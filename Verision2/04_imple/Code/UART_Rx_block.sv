==> flow/design.v <==
module UART_Rx #(
    parameter SIZE_DATA     = 8 ,
    parameter OVER_SAMPLING = 16,
    parameter MID_SAMPLING  = 8 
)(
    input logic                             i_clk       ,
    input logic                             i_rst_n     ,
    input logic                             i_stick     ,
    input logic                             i_rx_en     ,
    input logic                             i_rx_data   ,
    output logic [SIZE_DATA-1:0]            o_rx_data   ,
    output logic                            o_rx_done    
);
localparam SIZE_STATUS  = 3;
localparam IDLE         = 3'b000;
localparam START        = 3'b001;
localparam TRANSMIT     = 3'b010;
localparam STOP_I       = 3'b100;
localparam STOP_II      = 3'b101;
localparam DONE         = 3'b110;
localparam SIZE_COUNT   = $clog2(OVER_SAMPLING);
localparam SIZE_INDEX   = $clog2(SIZE_DATA);
logic [SIZE_STATUS-1:0]     state, n_state;
logic [SIZE_COUNT:0]        count, n_count;
logic [SIZE_INDEX:0]        index, n_index;
logic w_update_sampling, w_update_mid_sampling, w_update_data, w_detect_start;
UART_SS_detect_edge #(
    .POS_EDGE (0)    
) UART_DETECT_NEG (
    .i_clk          (i_clk),
    .i_rst_n        (i_rst_n),
    .i_signal       (i_rx_data),
    .o_signal       (w_detect_start)
);
assign w_update_mid_sampling    = (count == MID_SAMPLING-1);
assign w_update_sampling        = (count == OVER_SAMPLING-1);
assign w_update_data            = (index == SIZE_DATA-1);
always_comb begin : proc_next_state
    case (state)
        IDLE: begin
            n_state = (w_detect_start) ? START : IDLE;
            n_count = '0;
            n_index = '0;
        end
        START: begin
            n_state = (w_update_mid_sampling) ? ((i_rx_data) ? IDLE : TRANSMIT) : (START);
            n_count = (w_update_mid_sampling) ? '0 : (i_stick ? (count + 1'b1) : (count));
            n_index = '0;
        end
        TRANSMIT: begin
            n_state = (w_update_sampling & w_update_data) ? STOP_I : TRANSMIT;
            n_count = (w_update_sampling) ? ( '0 ) : ( i_stick ? (count + 1'b1) : (count) );
            n_index = (w_update_data) ? ( index ) : (w_update_sampling ? (index + 1'b1) : (index));
        end
        STOP_I: begin
            n_state = (w_update_sampling) ? STOP_II : STOP_I;
            n_count = (w_update_sampling) ? index : (i_stick ? (count + 1'b1) : (count));
            n_index = '0;
        end
        STOP_II: begin
            n_state = (w_update_sampling) ? DONE : STOP_II;
            n_count = (w_update_sampling) ? index : (i_stick ? (count + 1'b1) : (count));
            n_index = '0;
        end
        DONE: begin
            n_state = IDLE;
            n_count = '0;
            n_index = index;
        end
        default: begin
            n_state = IDLE;
            n_count = '0;
            n_index = '0; 
        end 
    endcase
end
always_ff @( posedge i_clk or negedge i_rst_n ) begin : proc_state
    if(~i_rst_n) begin
        state   <= '0;
        count   <= '0;
        index   <= '0; 
    end else begin
        state   <= n_state;
        count   <= n_count;
        index   <= n_index; 
    end
end
logic [SIZE_DATA-1:0] w_o_rx_data;
always_ff @( posedge i_clk or negedge i_rst_n ) begin : proc_w_out_data
    if(~i_rst_n) begin
        w_o_rx_data   <= '0;
    end else begin
        if(state == TRANSMIT)
            w_o_rx_data[index[SIZE_INDEX-1:0]] <= i_rx_data;
    end
end
always_ff @( posedge i_clk or negedge i_rst_n ) begin : proc_out_data
    if(~i_rst_n) begin
        o_rx_data   <= '0;
    end else begin
        if(o_rx_done)
            o_rx_data <= w_o_rx_data;
    end
end
always_ff @( posedge i_clk or negedge i_rst_n ) begin : proc_done_rx
    if(~i_rst_n) begin
        o_rx_done   <= 1'b0;
    end else begin
        if(state == DONE)
            o_rx_done   <= 1'b1;
        else 
            o_rx_done   <= 1'b0; 
    end
end
endmodule
module UART_Rx_block #(
    parameter SIZE_DATA     = 32
)(
    input wire                      i_clk       ,
    input wire                      i_rst_n     ,
    input wire                      i_rx_en     ,
    input wire                      i_rx_data   ,
    output logic                    o_rx_done   ,
    output reg [SIZE_DATA-1:0]      o_data_a    ,
    output reg [SIZE_DATA-1:0]      o_data_b    ,
    output reg                      o_done             
);
logic [7:0] w_rx_data;
wire w_stick;
UART_baud_generator #(
    .SIZE_BAUD      (24)  
) BAUD_GEN_UNIT (
    .i_clk          (i_clk),  
    .i_rst_n        (i_rst_n),  
    .i_baud_rate    (24'd1),
    .o_stick        (w_stick)   
);
logic w_en_a;
logic w_en_b;
UART_mem #(
    .SIZE_DATA_I       (8),
    .SIZE_DATA_O       (32),
    .SIZE_DEPTH        (8)  
) UART_RX_MEM (
    .i_clk          (i_clk),
    .i_rst_n        (i_rst_n),
    .i_stick        (w_stick),
    .i_wr_en        (o_rx_done),
    .i_fifo_data    (w_rx_data),
    .o_done_a       (w_en_a),
    .o_data_a       (o_data_a),
    .o_done_b       (w_en_b),
    .o_data_b       (o_data_b) 
);
UART_detect_done UART_DETECT_DONE (
    .i_clk          (i_clk),
    .i_rst_n        (i_rst_n),
    .i_en_a         (w_en_a),
    .i_en_b         (w_en_b),
    .o_done         (o_done) 
);
UART_Rx #(
    .SIZE_DATA      (8) ,
    .OVER_SAMPLING  (16),
    .MID_SAMPLING   (8) 
) UART_RX (
    .i_clk          (i_clk),
    .i_rst_n        (i_rst_n),
    .i_stick        (w_stick),
    .i_rx_en        (i_rx_en),
    .i_rx_data      (i_rx_data),
    .o_rx_data      (w_rx_data),
    .o_rx_done      (o_rx_done) 
);
endmodule
module UART_SS_detect_edge #(
    parameter POS_EDGE = 1    
)(
    input  logic i_clk,
    input  logic i_rst_n,
    input  logic i_signal,
    output logic o_signal
);
logic w_p_signal, w_n_signal;
always_ff @(posedge i_clk or negedge i_rst_n) begin
    if (~i_rst_n)
        w_p_signal <= 1'b0;
    else
        w_p_signal <= i_signal;
end
always_ff @(posedge i_clk or negedge i_rst_n) begin
    if (~i_rst_n)
        w_n_signal <= 1'b0;
    else
        w_n_signal <= w_p_signal;
end
generate
    if (POS_EDGE) begin
        assign o_signal = (~w_n_signal) & (w_p_signal);
    end else begin
        assign o_signal = (w_n_signal) & (~w_p_signal);
    end
endgenerate
endmodule
module UART_SS_detect_start(
    input logic                         i_clk       ,
    input logic                         i_rst_n     ,
    input logic                         i_start     ,
    input logic                         i_done      ,
    output logic                        o_w_start   
);
logic w_start;
UART_SS_detect_edge #(
    .POS_EDGE   (1)
) SS_detect_edge_unit (
    .i_clk       (i_clk),
    .i_rst_n     (i_rst_n),
    .i_signal    (i_start),
    .o_signal    (w_start)
);
logic w_done;
UART_SS_detect_edge #(
    .POS_EDGE   (0)
) SS_detect_edge_unit_2 (
    .i_clk       (i_clk),
    .i_rst_n     (i_rst_n),
    .i_signal    (i_done),
    .o_signal    (w_done)
);
logic w_start_save;
always_ff @(posedge i_clk or negedge i_rst_n) begin
    if(~i_rst_n)
        w_start_save <= '0;
    else
        w_start_save <= o_w_start;
end 
assign w_next_start = (w_start) ? 1'b1 : w_start_save;
assign o_w_start = (w_done) ? 1'b0 : w_next_start;
endmodule
module UART_baud_generator #(
    parameter SIZE_BAUD      = 24  
)(
    input wire                  i_clk       ,  
    input wire                  i_rst_n     ,  
    input wire [SIZE_BAUD-1:0]  i_baud_rate,
    output reg                  o_stick      
);
reg [SIZE_BAUD-1 : 0] bdr_count, n_bdr_count;  
logic w_stick;
assign w_stick = (bdr_count == i_baud_rate);  
always_ff @( posedge i_clk or negedge i_rst_n ) begin : proc_stick
    if(~i_rst_n)
        o_stick <= 1'b0;
    else 
        o_stick <= w_stick; 
end
assign n_bdr_count = (o_stick) ? '0 : (bdr_count + 1'b1);  
always_ff @( posedge i_clk or negedge i_rst_n ) begin : proc_divider_baud
    if(~i_rst_n)
        bdr_count <= '0;
    else
        bdr_count <= n_bdr_count;
end
endmodule 
module UART_detect_done(
    input logic         i_clk   ,
    input logic         i_rst_n ,
    input logic         i_en_a  ,
    input logic         i_en_b  ,
    output logic        o_done   
);
logic w_en_a;
UART_SS_detect_start SS_DETECT_START_A (
    .i_clk              (i_clk),
    .i_rst_n            (i_rst_n),
    .i_start            (i_en_a),
    .i_done             (o_done),
    .o_w_start          (w_en_a) 
);
always_ff @( posedge i_clk or negedge i_rst_n ) begin : output_done
    if(~i_rst_n)
        o_done      <= '0;
    else 
        o_done      <= w_en_a & i_en_b;
end
endmodule
module UART_mem #(
    parameter SIZE_DATA_I       = 8 ,
    parameter SIZE_DATA_O       = 32,
    parameter SIZE_DEPTH        = 8  
)(
    input logic                     i_clk       ,
    input logic                     i_rst_n     ,
    input logic                     i_stick     ,
    input logic                     i_wr_en     ,
    input logic [SIZE_DATA_I-1:0]   i_fifo_data ,
    output logic                    o_done_a    ,
    output logic [SIZE_DATA_O-1:0]  o_data_a    ,
    output logic                    o_done_b    ,
    output logic [SIZE_DATA_O-1:0]  o_data_b     
);
localparam SIZE_ADDR = $clog2(SIZE_DEPTH);
logic [SIZE_ADDR-1:0] ptr_wr;
logic [SIZE_ADDR-1:0] ptr_wr_n;
logic w_update_a_n, w_update_b_n;
assign ptr_wr_n = ptr_wr + 1'b1;
always_ff @( posedge i_clk or negedge i_rst_n ) begin : pointer_for_write
    if(~i_rst_n) begin
        ptr_wr  <= '0; 
    end else begin
        if(i_wr_en)
            ptr_wr      <= ptr_wr_n; 
    end
end
assign w_update_a_n = (ptr_wr == 3'b011);
assign w_update_b_n = (ptr_wr == 3'b111);
always_ff @( posedge i_clk or negedge i_rst_n ) begin : proc_update_data_a_and_b
    if(~i_rst_n) begin
        o_done_a          <= '0;
        o_done_b          <= '0;
    end else begin
        if(i_stick)
            o_done_a          <= w_update_a_n;
        if(i_stick)
            o_done_b          <= w_update_b_n;
    end
end
logic [SIZE_DATA_I-1:0] mem_reg [SIZE_DEPTH-1:0];
always_ff @( posedge i_clk or negedge i_rst_n ) begin : proc_memory
    if(~i_rst_n) begin
        mem_reg[0]  <= '0;
        mem_reg[1]  <= '0;
        mem_reg[2]  <= '0;
        mem_reg[3]  <= '0;
        mem_reg[4]  <= '0;
        mem_reg[5]  <= '0;
        mem_reg[6]  <= '0;
        mem_reg[7]  <= '0; 
    end else begin
        mem_reg[ptr_wr]     <= i_fifo_data; 
    end
end
always_ff @( posedge i_clk or negedge i_rst_n ) begin : proc_fifo_read_data_a
    if(~i_rst_n) begin
        o_data_a        <= '0;
        o_data_b        <= '0;
    end else begin
        if(o_done_a)
            o_data_a    <= {mem_reg[3], mem_reg[2], mem_reg[1], mem_reg[0]};
        if(o_done_b)
            o_data_b    <= {mem_reg[7], mem_reg[6], mem_reg[5], mem_reg[4]};
    end
end
endmodule
# == From RTL to reports: UART_Rx_block ==
# What the tools print for UART_Rx_block, step after step.
# Lines are those of the file above, counted from 1.
# Cell names lack the library's common part.
# A cell with -- has no value.
# setup
top,UART_Rx_block
clk_port,i_clk
lib,sky130hd
pvt_corner,tt_025C_1v80

# == Word level ==
# Source: Yosys, flattened and elaborated. Widths are those after wreduce. Registers that Yosys merges into a memory's read port (data or address) are not register bits. Print and check cells do not count. Equal cells are merged and count once.
# word_totals
in_bits,4
wordCells,89
ff_bits,195
# classes
shifts,2
addsub,5
bitwise,12
reduce_and_logical,4
n_eq,18
muxes,19
# ops
cell,n
adder 24 x 1 -> 24 bit with constant B,1
equality test 24 x 1 -> 1 bit with constant B,1
two-way mux 24 bit,1
equality test 3 bit with constant B,7
two-way mux 5 bit,4
case mux 5 bit (select 3 bit),1
case mux 3 bit (select 5 bit),1
equality test 3 x 2 -> 1 bit with constant B,3
variable shift 1 x 4 -> 8 bit,1
variable shift 1 x 4 -> 8 bit with constant A,1
bitwise AND 8 bit,1
OR 8 bit,1
inverter 8 bit,1
case mux 4 bit (select 2 bit),1
two-way mux 4 bit,2
equality test 3 x 1 -> 1 bit with constant B,2
zero test 3 bit,2
two-way mux 3 bit,2
bitwise AND 1 bit,5
adder 5 x 1 -> 5 bit with constant B,1
equality test 5 x 3 -> 1 bit with constant B,1
equality test 5 x 4 -> 1 bit with constant B,1
two-way mux 1 bit,5
inverter 1 bit,4
negator 3 -> 4 bit,1
adder 4 x 1 -> 4 bit with constant B,1
equality test 4 x 3 -> 1 bit with constant B,1
two-way mux 2 bit,2
# Not listed: further kinds 5, cells in them 5.

# == Depth ==
# Longest topological path by Yosys (ltp), each cell counted once; first at word level (registers and memories cut), then after technology mapping (sequential cells cut; the memories' decode and read muxes count).
# logic_depth
depth_word,5
abc_area,0
mapped_depth,7
ltp_nobuf,6

# == Synthesis result ==
# The flow's flattened synthesis, as Yosys stat reports it; memories are mapped. The netlist is that of the ABC_AREA named above (0 if unset); the other value can give another one.
# The area totals of this step are shown rounded.
# types
cell,n
dfrtp_1,197
mux2_2,146
ha_1,13
nand2_1,30
nor2_1,21
xnor2_1,9
clkbuf_1,20
xor2_1,8
a21oi_1,13
inv_1,16
o21ai_0,12
nor4_1,9
nand4_1,8
or3_1,8
nand3_1,9
o2bb2ai_1,4
and2_1,5
o31ai_1,4
# Not listed: further types 26, cells in them 43.
# mapped
sequential_area_mm2,0.00496
ffs,198
cells,575
area_mm2,0.00799
# The figures by module come from a second, unflattened synthesis with its own total; it is not the netlist above.
# hier_totals
cells_unflattened,610
hier_area_mm2,0.00847
# Rows give one instance, submodules left out.
# modules
mod,area_mm2,n_cells,instances
UART_mem,0.00517,299,1
UART_Rx,0.00153,135,1
UART_baud_generator (SIZE_BAUD=24),0.0015,161,1
UART_SS_detect_edge (POS_EDGE=0),0.0000638,3,2
UART_SS_detect_edge (POS_EDGE=1),0.0000638,3,1
UART_SS_detect_start,0.000035,2,1
UART_detect_done,0.0000313,2,1
UART_Rx_block,0.0000075,2,1

# == Worst setup path after synthesis ==
# Path of least setup slack by OpenSTA after synthesis, without wires, with an ideal clock, recovery checks aside; 20% of the period is set as input and as output delay. Where synthesis merged equal registers, the netlist keeps one of their names.
# synth_timing
kind,reg2reg
startpoint,reg BAUD_GEN_UNIT.bdr_count[0]
endpoint,reg BAUD_GEN_UNIT.bdr_count[22]
n_path_buf,0
tclk_ns,3.66
t_arrival_ns,1.816
required_ns,3.582
delay_ns,1.894
stages,6
setup_slack_ns,1.766
synth_period_reached_ns,1.894
# "delay_ns" = arrival - input delay + setup time.
# "stages" counts driving pins, that of a launching flip-flop among them; a cell with two outputs on the path counts twice.
# "synth_period_reached_ns" = period - worst setup slack (recovery checks aside). The figure is calculated, with input and output delays left at 20% of the set period.
# Between the ends stands the longest chain of elaborated cells between them, by number of cells; it is not shown to be the way that was timed. Of several equally long chains one is given.
# Each line given opens the expression or statement behind the cell; cells for indexed reads and writes are added by Yosys, which also makes memories of some case tables.
# synth_between
path_cell_list,dfrtp_1 > ha_1 > nand4_1 > or3_1 > or4_1 > a21oi_1
elab_chain_cells,2
cone_cells,2
# synth_rtl
element,line_no,source
start: declaration,248,"reg [SIZE_BAUD-1 : 0] bdr_count, n_bdr_count;"
start: assignment,260,bdr_count <= '0;
start: assignment,262,bdr_count <= n_bdr_count;
adder 24 x 1 -> 24 bit,257,assign n_bdr_count = (o_stick) ? '0 : (bdr_count + 1'b1);
two-way mux 24 bit,257,
end: assignment,260,
end: assignment,262,
end: declaration,248,

# == Worst path after layout ==
# From the final timing report of entry A: the path of least setup slack in the routed layout; clock arrival at registers is part of the times.
# layout_timing
kind,reg2reg
startpoint,reg BAUD_GEN_UNIT.bdr_count[3]
endpoint,reg BAUD_GEN_UNIT.bdr_count[21]
setup_slack_ns,0.14
stages,5
tclk_ns,1.93
required_ns,2.29
t_arrival_ns,2.15
n_path_buf,0
# Between the ends stands the longest chain of elaborated cells between them, by number of cells; it is not shown to be the way that was timed. Of several equally long chains one is given.
# layout_between
path_cell_list,dfrtp_1 > nand3_4 > or4_4 > or4_4 > a21oi_2
elab_chain_cells,2
cone_cells,2
# layout_rtl
element,line_no,source
start: declaration,248,"reg [SIZE_BAUD-1 : 0] bdr_count, n_bdr_count;"
start: assignment,260,bdr_count <= '0;
start: assignment,262,bdr_count <= n_bdr_count;
adder 24 x 1 -> 24 bit,257,assign n_bdr_count = (o_stick) ? '0 : (bdr_count + 1'b1);
two-way mux 24 bit,257,
end: assignment,260,
end: assignment,262,
end: declaration,248,

# Module UART_Rx_block, platform sky130hd: 2 stored runs of the flow (Yosys, OpenROAD) with differing settings, in no particular order. Input and output delays are each 20% of the period that was set; the output load is 0.01 pF.
# "timing.achieved_period_ns" is the run's clock period less its worst setup slack. It is reckoned from that one timing run; input and output delays stay at 20% of the period that was set.
# By "totalPower_mw" is meant OpenSTA's value without simulated activity: inputs other than the clock are taken to toggle once in ten clock periods, and the tool carries that through the logic.
# The results are shown rounded.
# Settings: -- = not set for that run.
run name,period_ns,CORE_UTILIZATION,SETUP_SLACK_MARGIN,PLACE_DENSITY_LB_ADDON,CORE_ASPECT_RATIO,CORE_MARGIN,CELL_PAD_IN_SITES_GLOBAL_PLACEMENT,CELL_PAD_IN_SITES_DETAIL_PLACEMENT,GPL_TIMING_DRIVEN,CTS_CLUSTER_SIZE,CAP_MARGIN,SLEW_MARGIN,TNS_END_PERCENT,ABC_AREA,GPL_ROUTABILITY_DRIVEN,MAX_ROUTING_LAYER,synth_chip_area_mm2,total_die_area_mm2,layout_stdcell_area_mm2,util_pct,fin_ws_ns,fin_tns_ns,totalPower_mw,timing.achieved_period_ns
entry A,1.93,56,0.33,0.06,0.8,5,1,0,1,62,20,20,--,--,--,--,0.00799,0.0168,0.00999,70.6,0.135,0.000,7.81,1.795
entry B,2.32,58,--,0.23,--,9,2,--,--,37,20,20,5,0,0,met4,0.00799,0.0183,0.00957,71.7,0.137,0.000,6.63,2.183
